==> flow/design.v <==
module jtag_logic(
	input CLK, 			 
	input nRXF,			 
	input nTXE,			 
	input B_TDO,		 
	input B_ASDO,		 
	output reg B_TCK,	 
	output reg B_TMS,	 
	output reg B_NCE,	 
	output reg B_NCS,	 
	output reg B_TDI,	 
	output reg B_OE,	 
	output reg nRD,	 
	output reg WR,		 
	inout reg [7:0]D	 
);
	reg carry;
	reg do_output;
	reg [7:0]ioshifter;
	reg [8:0]bitcount;
	reg [3:0]state;
	reg [3:0]next_state;
	localparam [3:0] wait_for_nRXF_low = 4'b0000;
	localparam [3:0] set_nRD_low = 4'b0001;
	localparam [3:0] keep_nRD_low = 4'b0010;
	localparam [3:0] latch_data_from_host = 4'b0011;
	localparam [3:0] set_nRD_high = 4'b0100;
	localparam [3:0] bits_set_pins_from_data = 4'b0101;
	localparam [3:0] bytes_set_bitcount = 4'b0110;
	localparam [3:0] bytes_get_tdo_set_tdi = 4'b0111;
	localparam [3:0] bytes_clock_high_and_shift = 4'b1000;
	localparam [3:0] bytes_keep_clock_high = 4'b1001;
	localparam [3:0] bytes_clock_finish = 4'b1010;
	localparam [3:0] wait_for_nTXE_low = 4'b1011;
	localparam [3:0] set_WR_high = 4'b1100;
	localparam [3:0] output_enable = 4'b1101;
	localparam [3:0] set_WR_low = 4'b1110;
	localparam [3:0] output_disable = 4'b1111;
	always @(nRXF, nTXE, state, bitcount, ioshifter, do_output)
	begin
		case (state)
			wait_for_nRXF_low:
			begin
				if (nRXF == 1'b0) next_state <= set_nRD_low;
				else next_state <= wait_for_nRXF_low;
			end
			set_nRD_low:
				next_state <= keep_nRD_low;
			keep_nRD_low:
				next_state <= latch_data_from_host;
			latch_data_from_host:
				next_state <= set_nRD_high;		
			set_nRD_high:
			begin
				if (bitcount[8:3] != 6'b000000) begin
					next_state <= bytes_get_tdo_set_tdi;
				end
				else if (ioshifter[7] == 1'b1) begin
					next_state <= bytes_set_bitcount;
				end
				else begin
					next_state <= bits_set_pins_from_data;
				end
			end
			bytes_set_bitcount:
				next_state <= wait_for_nRXF_low;
			bits_set_pins_from_data:
			begin
				if (ioshifter[6] == 1'b0) begin
					next_state <= wait_for_nRXF_low;  
				end
				else begin
					next_state <= wait_for_nTXE_low;  
				end
			end
			bytes_get_tdo_set_tdi:
				next_state <= bytes_clock_high_and_shift;
			bytes_clock_high_and_shift:
				next_state <= bytes_keep_clock_high;
			bytes_keep_clock_high:
				next_state <= bytes_clock_finish;
			bytes_clock_finish:
			begin
				if (bitcount[2:0] != 3'b111) begin
					next_state <= bytes_get_tdo_set_tdi;  
				end
				else if (do_output == 1'b1) begin
					next_state <= wait_for_nTXE_low;  
				end
				else begin
					next_state <= wait_for_nRXF_low;  
				end
			end
			wait_for_nTXE_low:
			begin
				if (nTXE == 1'b0)
					next_state <= set_WR_high;
				else
					next_state <= wait_for_nTXE_low;
			end
			set_WR_high:
				next_state <= output_enable;
			output_enable:
				next_state <= set_WR_low;
			set_WR_low:
				next_state <= output_disable;
			output_disable:
				next_state <= wait_for_nRXF_low;  
			default:
				next_state <= wait_for_nRXF_low;
		endcase
	end
	always @(posedge CLK)
	begin
		if (state == set_nRD_low || state == keep_nRD_low || state == latch_data_from_host)
			nRD <= 1'b0;
		else
			nRD <= 1'b1;
		if (state == latch_data_from_host)
			ioshifter <= D;
		if (state == set_WR_high || state == output_enable)
			WR <= 1'b1;
		else
			WR <= 1'b0;
		if (state == output_enable || state == set_WR_low)
			D <= ioshifter;
		else
			D <= 8'bzzzzzzzz;
		if (state == bits_set_pins_from_data) begin
				B_TCK <= ioshifter[0];
				B_TMS <= ioshifter[1];
				B_NCE <= ioshifter[2];
				B_NCS <= ioshifter[3];
				B_TDI <= ioshifter[4];
				B_OE  <= ioshifter[5];
				ioshifter <= {6'b000000, B_ASDO, B_TDO};
		end
		if (state == bytes_set_bitcount) begin
				bitcount <= {ioshifter[5:0], 3'b111};
				do_output <= ioshifter[6];
		end
		if (state == bytes_get_tdo_set_tdi) begin
			if (B_NCS == 1'b1)
				carry <= B_TDO; 	 
			else
				carry <= B_ASDO; 	 
			B_TDI <= ioshifter[0];
			bitcount <= bitcount - 1'b1;
		end
		if (state == bytes_clock_high_and_shift || state == bytes_keep_clock_high)
			B_TCK <= 1'b1;
		if (state == bytes_clock_high_and_shift)
			ioshifter <= {carry, ioshifter[7:1]};
		if (state == bytes_clock_finish)
			B_TCK <= 1'b0;
		state <= next_state;
	end
endmodule
Tool chain data of jtag_logic
Tool output for the design above, in the order of the flow.
Lines are those of the file above, counted from 1.
Operators carry their Yosys type and port widths (W data, S select, Z words).
Cell names lack the library's common part.
{ "inputs": {"top": "jtag_logic", "clk_port": "CLK", "lib": "sky130hd", "lib_corner": "tt_025C_1v80"} }

Elaborated design
Source: Yosys, flattened and elaborated, memories not mapped. Widths are those after wreduce. Registers that Yosys merges into a memory's read port (data or address) are not register bits. Print and check cells do not count. Equal cells are merged and count once.
{ "bits": {"reg_bits": 39, "inputBits": 5, "output_inout_bits": 16, "word_cells": 64} }
{ "op_classes": {"addsub": 1, "equal": 16, "n_mux": 21, "n_reduce_logical": 12} }
{ "ops": {"columns": ["op", "count"], "rows": [
  ["$pmux W4 S15", 1],
  ["$eq A4 B4 Y1 const B", 8],
  ["$mux W8", 4],
  ["$mux W9", 2],
  ["$eq A4 B3 Y1 const B", 4],
  ["$mux W4", 3],
  ["$sub A9 B1 Y9 const B", 1],
  ["$eq A4 B2 Y1 const B", 2],
  ["$mux W1", 8],
  ["$reduce_bool A2 Y1", 3],
  ["$reduce_bool A6 Y1", 1],
  ["$logic_or A1 B1 Y1", 5],
  ["$eq A4 B1 Y1 const B", 1],
  ["$logic_not A4 Y1", 1],
  ["$mux W2", 2],
  ["$ne A3 B3 Y1 const B", 1],
  ["$reduce_bool A3 Y1", 1],
  ["$mux W3", 1],
  ["$reduce_or A2 Y1", 1]
]} }

Longest topological paths
Longest topological path by Yosys (ltp), each cell counted once; first at word level (registers and memories cut), then after technology mapping (sequential cells cut; the memories' decode and read muxes count).
{ "logic_depth": {"ltp_word": 4, "abc_area": 0, "depth_mapped": 6, "depth_no_buf": 6} }

After synthesis
The flow's flattened synthesis, as Yosys stat reports it; memories are mapped. The netlist is that of the ABC_AREA named above (0 if unset); the other value can give another one.
The area totals of this step are shown rounded.
{ "mapped": {"cells": 162, "area_um2": 1720, "sequential_area_um2": 1021, "ff_cells": 39, "buf_cells": 8} }
{ "types": {"columns": ["cell_type", "count", "type_area_um2"], "rows": [
  ["edfxtp_1", 24, 720.691],
  ["dfxtp_1", 15, 300.288],
  ["nand2_1", 30, 112.608],
  ["o21ai_0", 18, 90.086],
  ["xnor2_1", 6, 52.55],
  ["nor2_1", 9, 33.782],
  ["a211oi_1", 4, 30.029],
  ["mux2i_1", 3, 30.029],
  ["a21oi_1", 5, 25.024],
  ["ha_1", 2, 25.024],
  ["clkbuf_1", 6, 22.522],
  ["nand3b_1", 3, 22.522],
  ["nand3_1", 4, 20.019],
  ["and2_1", 3, 18.768],
  ["inv_1", 5, 18.768],
  ["nand2b_1", 3, 18.768],
  ["nor2b_1", 3, 18.768],
  ["xor2_1", 2, 17.517]
]} }
Not listed: further types 15, cells in them 17.

Path before layout
Path of least setup slack by OpenSTA after synthesis, without wires, with an ideal clock, recovery checks aside; 20% of the period is set as input and as output delay. Where synthesis merged equal registers, the netlist keeps one of their names.
{ "synth_timing": {"kind": "register to register", "from": "register state[1]", "to": "register ioshifter[0]", "clock_period_ns": 2.37, "setup_ns": 0.384, "t_first_pin_ns": 0.000, "t_arrival_ns": 1.532, "required_ns": 1.986, "setup_slack_ns": 0.454, "path_delay_ns": 1.916, "driving_pins": 5, "n_path_buf": 2, "synth_period_reached_ns": 1.916} }
"path_delay_ns" is the arrival time less input delay plus setup time.
"driving_pins": output pins that drive a net of the path, with the launching flip-flop's if there is one; two outputs of one cell count as two.
"synth_period_reached_ns" is the clock period less the worst setup slack; recovery checks do not enter. This is arithmetic on one report: input and output delays are still those of the set period (20% each).
Between the ends stands the longest chain of elaborated cells between them, by number of cells; it is not shown to be the way that was timed. Of several equally long chains one is given.
Each line given opens the expression or statement behind the cell; cells for indexed reads and writes are added by Yosys, which also makes memories of some case tables.
At most two assigning lines are given for a register; there are more.
Only ways into the end's enable, where the timed path ends, are counted here.
{ "synth_via": {"path_cell_list": "dfxtp_1 -> clkbuf_1 -> clkbuf_1 -> xnor2_1 -> o21ai_0", "elab_chain_len": 2, "cells_between": 4, "cone_classes": "3 x eq/ne; 1 x reduce/logical"} }
{ "synth_rtl": {"columns": ["item", "line_no", "source"], "rows": [
  ["start: declaration", 21, "reg [3:0]state;"],
  ["start: assignment", 156, "state <= next_state;"],
  ["$eq A4 B4 Y1", 152, "if (state == bytes_clock_high_and_shift)"],
  ["$reduce_bool A3 Y1", null, null],
  ["end: assignment", 136, "ioshifter <= {6'b000000, B_ASDO, B_TDO};"],
  ["end: assignment", 153, "ioshifter <= {carry, ioshifter[7:1]};"],
  ["end: declaration", 19, "reg [7:0]ioshifter;"]
]} }

Timing after layout
Path of least setup slack in the final report of flow run 1 (OpenROAD, finished layout, wires in). Where an end is a register, its clock arrival counts in the times.
{ "layout_timing": {"kind": "register to register", "from": "register bitcount[4]", "to": "register state[1]", "clock_period_ns": 1.86, "setup_ns": 0.14, "t_first_pin_ns": 0.28, "t_arrival_ns": 1.88, "required_ns": 2.01, "setup_slack_ns": 0.13, "driving_pins": 5, "n_path_buf": 0} }
Between the ends stands the longest chain of elaborated cells between them, by number of cells; it is not shown to be the way that was timed. Of several equally long chains one is given.
{ "layout_via": {"path_cell_list": "edfxtp_1 -> or4_4 -> or4_1 -> nand3_1 -> nand4_1", "elab_chain_len": 3, "cells_between": 3, "lines_between": 2, "cone_classes": "2 x mux; 1 x reduce/logical"} }
{ "layout_rtl": {"columns": ["item", "line_no", "source"], "rows": [
  ["start: declaration", 20, "reg [8:0]bitcount;"],
  ["start: assignment", 139, "bitcount <= {ioshifter[5:0], 3'b111};"],
  ["start: assignment", 148, "bitcount <= bitcount - 1'b1;"],
  ["$reduce_bool A6 Y1", 55, "if (bitcount[8:3] != 6'b000000) begin"],
  ["$mux W2", 55, null],
  ["$pmux W4 S15", 41, "case (state)"],
  ["end: assignment", 156, "state <= next_state;"],
  ["end: declaration", 21, "reg [3:0]state;"]
]} }

Data sheet: physical implementation of jtag_logic

Measured data: module jtag_logic, platform sky130hd, 2 stored runs of the flow under differing settings, order arbitrary. Input and output delays are each 20% of the period that was set; the output load is 0.01 pF.
By "achievedPeriod_ns" is meant the clock period of the run minus its worst setup slack. This is arithmetic on one report: input and output delays are still those of the set period (20% each).
"worst_path_allowed_less_slack_ns" means the part of the period allowed to the worst setup path (the constraints hold back 20% at inputs and 20% at outputs) less its slack; where the path has registers, the arrival times of their clocks count too.
"power.total_mw": no workload was simulated; the value follows from the tool's default switching activity.
Measured values are rounded.
[
  {
    "run": "flow run 1",
    "settings": { "period_ns": 1.86, "CAP_MARGIN": 20, "CORE_MARGIN": 2, "CORE_UTILIZATION": 40, "SLEW_MARGIN": 20 },
    "results": { "achievedPeriod_ns": 1.730, "yosys_chip_area_um2": 1720, "hold_ws_ns": 0.341, "worst_path_allowed_less_slack_ns": 1.73, "worstPathKind": "register to register", "layout_stdcell_area_um2": 2057, "timing.setup.tns_ns": 0.000, "dieArea_um2": 4841, "power.total_mw": 3.245, "setup_ws_ns": 0.130, "final_util_frac": 0.507 }
  },
  {
    "run": "flow run 2",
    "settings": { "period_ns": 3.88, "CORE_UTILIZATION": 35, "SETUP_SLACK_MARGIN": 1.02, "CORE_MARGIN": 6, "CELL_PAD_IN_SITES_DETAIL_PLACEMENT": 1, "TNS_END_PERCENT": 85, "CAP_MARGIN": 20, "SLEW_MARGIN": 5 },
    "results": { "achievedPeriod_ns": 2.113, "yosys_chip_area_um2": 1720, "hold_ws_ns": 0.464, "worst_path_allowed_less_slack_ns": 2.11, "worstPathKind": "register to register", "layout_stdcell_area_um2": 1978, "timing.setup.tns_ns": 0.000, "dieArea_um2": 6742, "power.total_mw": 1.497, "setup_ws_ns": 1.767, "final_util_frac": 0.436 }
  }
]
